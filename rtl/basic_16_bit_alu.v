==> flow/design.v <==
module alu_16bit (
    input wire clk,               
    input wire rst_n,             
    input wire [15:0] a,          
    input wire [15:0] b,          
    input wire [2:0] alu_op,      
    input wire enable,            
    output reg [15:0] result,     
    output reg zero_flag,         
    output reg carry_flag         
);
    localparam OP_ADD  = 3'b000;   
    localparam OP_SUB  = 3'b001;   
    localparam OP_AND  = 3'b010;   
    localparam OP_OR   = 3'b011;   
    localparam OP_XOR  = 3'b100;   
    localparam OP_SHL  = 3'b101;   
    localparam OP_SHR  = 3'b110;   
    localparam OP_MUL  = 3'b111;   
    reg [16:0] temp_result;   
    reg [31:0] mul_result;    
    always @(posedge clk or negedge rst_n) begin
        if (!rst_n) begin
            result <= 16'b0;
            zero_flag <= 1'b0;
            carry_flag <= 1'b0;
        end else begin
            carry_flag <= 1'b0;
            case (alu_op)
                OP_ADD: begin
                    temp_result = {1'b0, a} + {1'b0, b};
                    result <= temp_result[15:0];
                    carry_flag <= temp_result[16];   
                end
                OP_SUB: begin
                    temp_result = {1'b0, a} - {1'b0, b};
                    result <= temp_result[15:0];
                    carry_flag <= temp_result[16];   
                end
                OP_AND: begin
                    result <= a & b;
                end
                OP_OR: begin
                    result <= a | b;
                end
                OP_XOR: begin
                    result <= a ^ b;
                end
                OP_SHL: begin
                    result <= a << b[3:0];   
                end
                OP_SHR: begin
                    result <= a >> b[3:0];   
                end
                OP_MUL: begin
                    mul_result = a * b;
                    result <= mul_result[15:0];   
                end
                default: begin
                    result <= 16'b0;
                end
            endcase
            zero_flag <= (result == 16'b0);
        end
    end
endmodule
### From RTL to reports: alu_16bit

Tool output for the design above, in the order of the flow.
Lines are those of the file above, counted from 1.
Library cell names are shortened.
Not given: --

| set-up | value |
|---|---|
| top | alu_16bit |
| clock port | clk |
| standard-cell library | sky130hd |
| corner | tt_025C_1v80 |

### After elaboration

Counts by Yosys on the flattened word-level netlist (proc, flatten, opt, wreduce; memories kept). Register bits leave out memories and registers merged into their read ports (data or address); mux counts leave out enables and synchronous resets folded into registers. Print and check cells are left out. Cells with the same type and inputs are merged into one.

| storage and ports | value |
|---|---|
| register bits after elaboration | 18 |
| input bits | 38 |
| output and inout bits | 18 |
| cells after elaboration | 22 |

| cells by class | value |
|---|---|
| add/subtract/negate cells | 2 |
| multiply operators | 1 |
| equal/unequal tests | 7 |
| shift operators | 2 |
| muxes and demuxes | 2 |
| bitwise gates (word level) | 3 |
| reductions and logical operators | 2 |

Operators by type and width:

| cell | number |
|---|---|
| multiplier 16 x 16 -> 16 bit | 1 |
| parallel mux 16 bit (select 8 bit) | 1 |
| adder 16 x 16 -> 17 bit | 1 |
| subtractor 16 x 16 -> 17 bit | 1 |
| bitwise AND 16 bit | 1 |
| OR 16 bit | 1 |
| bitwise XOR 16 bit | 1 |
| << shifter 16 x 4 -> 16 bit | 1 |
| >> shifter 16 x 4 -> 16 bit | 1 |
| logical NOT 16 bit | 1 |
| == test 3 bit with constant B | 4 |
| == test 3 x 2 -> 1 bit with constant B | 2 |
| == test 3 x 1 -> 1 bit with constant B | 1 |
| logical NOT 3 bit | 1 |
| parallel mux 1 bit (select 2 bit) | 1 |

### Depth

Depth = most cells in a row (Yosys ltp): at word level without a register or memory, in the mapped netlist without a sequential cell, where the memories' decode and read muxes count.

| logic depth | value |
|---|---|
| word-level depth | 2 |
| ABC_AREA | 0 |
| mapped depth | 25 |
| depth with buffers taken out | 22 |

### Mapped cells and area

Source: synth_stat.txt of the flow (Yosys; design flattened, memories mapped). It holds for the ABC_AREA given above (unset counts as 0); a run with the other value may have another netlist.

Cells by type:

| type | number | area in all (sq um) |
|---|---|---|
| fa_1 | 82 | 1.64E+03 |
| ha_1 | 98 | 1.23E+03 |
| inv_1 | 170 | 638.112 |
| nor2_1 | 126 | 472.954 |
| dfrtp_1 | 18 | 450.432 |
| nand2_1 | 118 | 442.925 |
| a21oi_1 | 72 | 360.346 |
| o21ai_0 | 64 | 320.307 |
| xnor2_1 | 30 | 262.752 |
| mux2i_1 | 16 | 160.154 |
| o22ai_1 | 21 | 131.376 |
| clkbuf_1 | 33 | 123.869 |
| nor3_1 | 23 | 115.11 |
| mux4_2 | 5 | 112.608 |
| a211oi_1 | 14 | 105.101 |
| nand2b_1 | 13 | 81.328 |
| xor2_1 | 8 | 70.067 |
| nor4_1 | 10 | 62.56 |

Not listed: further types 56, cells in them 154.

| synthesis totals | value |
|---|---|
| cells in the netlist | 1075 |
| cell area after synthesis | 0.0079251 sq mm |
| sequential part of the area | 0.0004504 sq mm |
| flip-flops | 18 |
| buffers | 55 |

### Worst setup path after synthesis

Source: OpenSTA report_checks on the synthesized netlist (no wires, ideal clock, input and output delay 20% of the period each), path of least setup slack; recovery checks are left aside. Register names are those of the netlist, which keeps one name where synthesis merged equal registers.

| timing after synthesis | value |
|---|---|
| path kind | input to register |
| start | input b[1] |
| end | register result[15] |
| clock period | 15.4 ns |
| input delay | 3.080 ns |
| setup time | 0.126 ns |
| time at the first pin | 3.080 ns |
| data arrival time | 8.967 ns |
| required time | 15.274 ns |
| path slack | 6.307 ns |
| delay of the path | 6.013 ns |
| driving pins on the path | 25 |
| buffers on the path | 4 |
| synthesis period reached | 9.093 ns |

"delay of the path" is the arrival time less input delay plus setup time.
"driving pins on the path" counts driving pins, that of a launching flip-flop among them; a cell with two outputs on the path counts twice.
"synthesis period reached" is the clock period less the worst setup slack; recovery checks do not enter. This is arithmetic on one report: input and output delays are still those of the set period (20% each).
The rows between start and end are the longest chain of elaborated cells between them; the timing report does not say that the signal goes this way. Where chains are equally long, one stands for them.
Each line given opens the expression or statement behind the cell; cells for indexed reads and writes are added by Yosys, which also makes memories of some case tables.
A register here has more assigning lines than the two given.

| on the way, after synthesis | value |
|---|---|
| cells stage by stage | buf_2 > inv_1 > buf_4 > buf_2 > clkbuf_1 > nor2_1 > fa_1 > inv_1 > fa_1 > inv_1 > ha_1 > fa_1 > fa_1 > inv_1 > fa_1 > inv_1 > ha_1 > or3_1 > o2111a_1 > o21a_1 > o21ai_0 > nor2b_1 > o21ai_0 > xnor2_1 > a221o_1 |
| cells in the longest elaborated chain | 2 |
| elaborated cells between the ends (all ways) | 6 |
| source lines of those cells | 6 |
| those cells by class | add/sub: 2; mul: 1; shift: 2; mux: 1 |

Ends and longest elaborated chain, after synthesis:

| item | line | source |
|---|---|---|
| start: declaration | 5 | `input wire [15:0] b,` |
| multiplier 16 x 16 -> 16 bit | 56 | `mul_result = a * b;` |
| parallel mux 16 bit (select 8 bit) | 29 | `case (alu_op)` |
| end: assignment | 32 | `result <= temp_result[15:0];` |
| end: assignment | 37 | `result <= temp_result[15:0];` |
| end: declaration | 8 | `output reg [15:0] result,` |

### Path in the finished layout

From the final timing report of entry A: the path of least setup slack in the routed layout; clock arrival at registers is part of the times.

| timing after layout | value |
|---|---|
| path kind | input to register |
| start | input a[2] |
| end | register result[15] |
| clock period | 14.1 ns |
| input delay | 2.82 ns |
| setup time | 0.12 ns |
| time at the first pin | 2.82 ns |
| data arrival time | 9.58 ns |
| required time | 14.23 ns |
| path slack | 4.65 ns |
| driving pins on the path | 22 |
| buffers on the path | 1 |

A register here has more assigning lines than the two given.

| on the way, after layout | value |
|---|---|
| cells stage by stage | clkdlybuf4s50_1 > inv_1 > nor2_1 > fa_1 > inv_1 > fa_1 > inv_1 > ha_1 > fa_1 > fa_1 > inv_1 > fa_1 > inv_1 > ha_1 > or3_1 > o2111a_1 > o21a_1 > o21ai_0 > nor2b_1 > o21ai_0 > xnor2_1 > a221o_1 |

Ends and longest elaborated chain, after layout:

| item | line | source |
|---|---|---|
| start: declaration | 4 | `input wire [15:0] a,` |
| end: assignment | 32 | `result <= temp_result[15:0];` |
| end: assignment | 37 | `result <= temp_result[15:0];` |
| end: declaration | 8 | `output reg [15:0] result,` |

Chain of elaborated cells between the ends: none given.

Hand-over note for alu_16bit

alu_16bit through Yosys and OpenROAD on sky130hd: 2 stored runs, unordered, with their settings and measured results. The constraints put input and output delay at 20% of the set period each and load the outputs with 0.01 pF.
"achieved clock period": clock period set for the run, less the worst setup slack. It is reckoned from that one timing run; input and output delays stay at 20% of the period that was set.
"allowed time less slack (worst setup path)" is the time allowed to the run's worst setup path (the clock period less input and output delay, where it has them) less its slack. Clock arrival times count: a late capture clock shortens it, a late launch clock lengthens it.
"power consumption" is the tool's figure for a default switching activity; nothing was simulated.

#### Entry A

| setting | value |
|---|---|
| period_ns | `14.1` |
| CORE_UTILIZATION | `27` |
| PLACE_DENSITY_LB_ADDON | `0.06` |
| CORE_MARGIN | `6` |
| ABC_AREA | `0` |
| CTS_CLUSTER_SIZE | `57` |
| MIN_ROUTING_LAYER | `met1` |
| CAP_MARGIN | `20` |
| SLEW_MARGIN | `20` |

| result | value |
|---|---|
| achieved clock period | 9.453 ns |
| cell area after synthesis | 0.0079251 sq mm |
| post-route utilization | 30.9% |
| power consumption | 1258 µW |
| area inside the die boundary | 0.0336081 sq mm |
| setup slack of the worst path | 4.647 ns |
| standard-cell area of the final layout | 0.0088985 sq mm |
| allowed time less slack (worst setup path) | 6.63 ns |
| worst setup path type | input to register |
| worst-case hold slack | 0.581 ns |
| setup TNS | 0.000 ns |

#### Entry B

| setting | value |
|---|---|
| period_ns | `5.12` |
| CORE_UTILIZATION | `33` |
| PLACE_DENSITY_LB_ADDON | `0.26` |
| CORE_MARGIN | `8` |
| CELL_PAD_IN_SITES_DETAIL_PLACEMENT | `2` |
| CTS_CLUSTER_DIAMETER | `29` |
| MAX_ROUTING_LAYER | `met5` |
| CAP_MARGIN | `20` |
| SLEW_MARGIN | `20` |

| result | value |
|---|---|
| achieved clock period | 6.275 ns |
| cell area after synthesis | 0.0079251 sq mm |
| post-route utilization | 47.7% |
| power consumption | 6030 µW |
| area inside the die boundary | 0.0292307 sq mm |
| setup slack of the worst path | -1.155 ns |
| standard-cell area of the final layout | 0.0112308 sq mm |
| allowed time less slack (worst setup path) | 5.25 ns |
| worst setup path type | input to register |
| worst-case hold slack | 0.597 ns |
| setup TNS | -8.250 ns |

End of note.
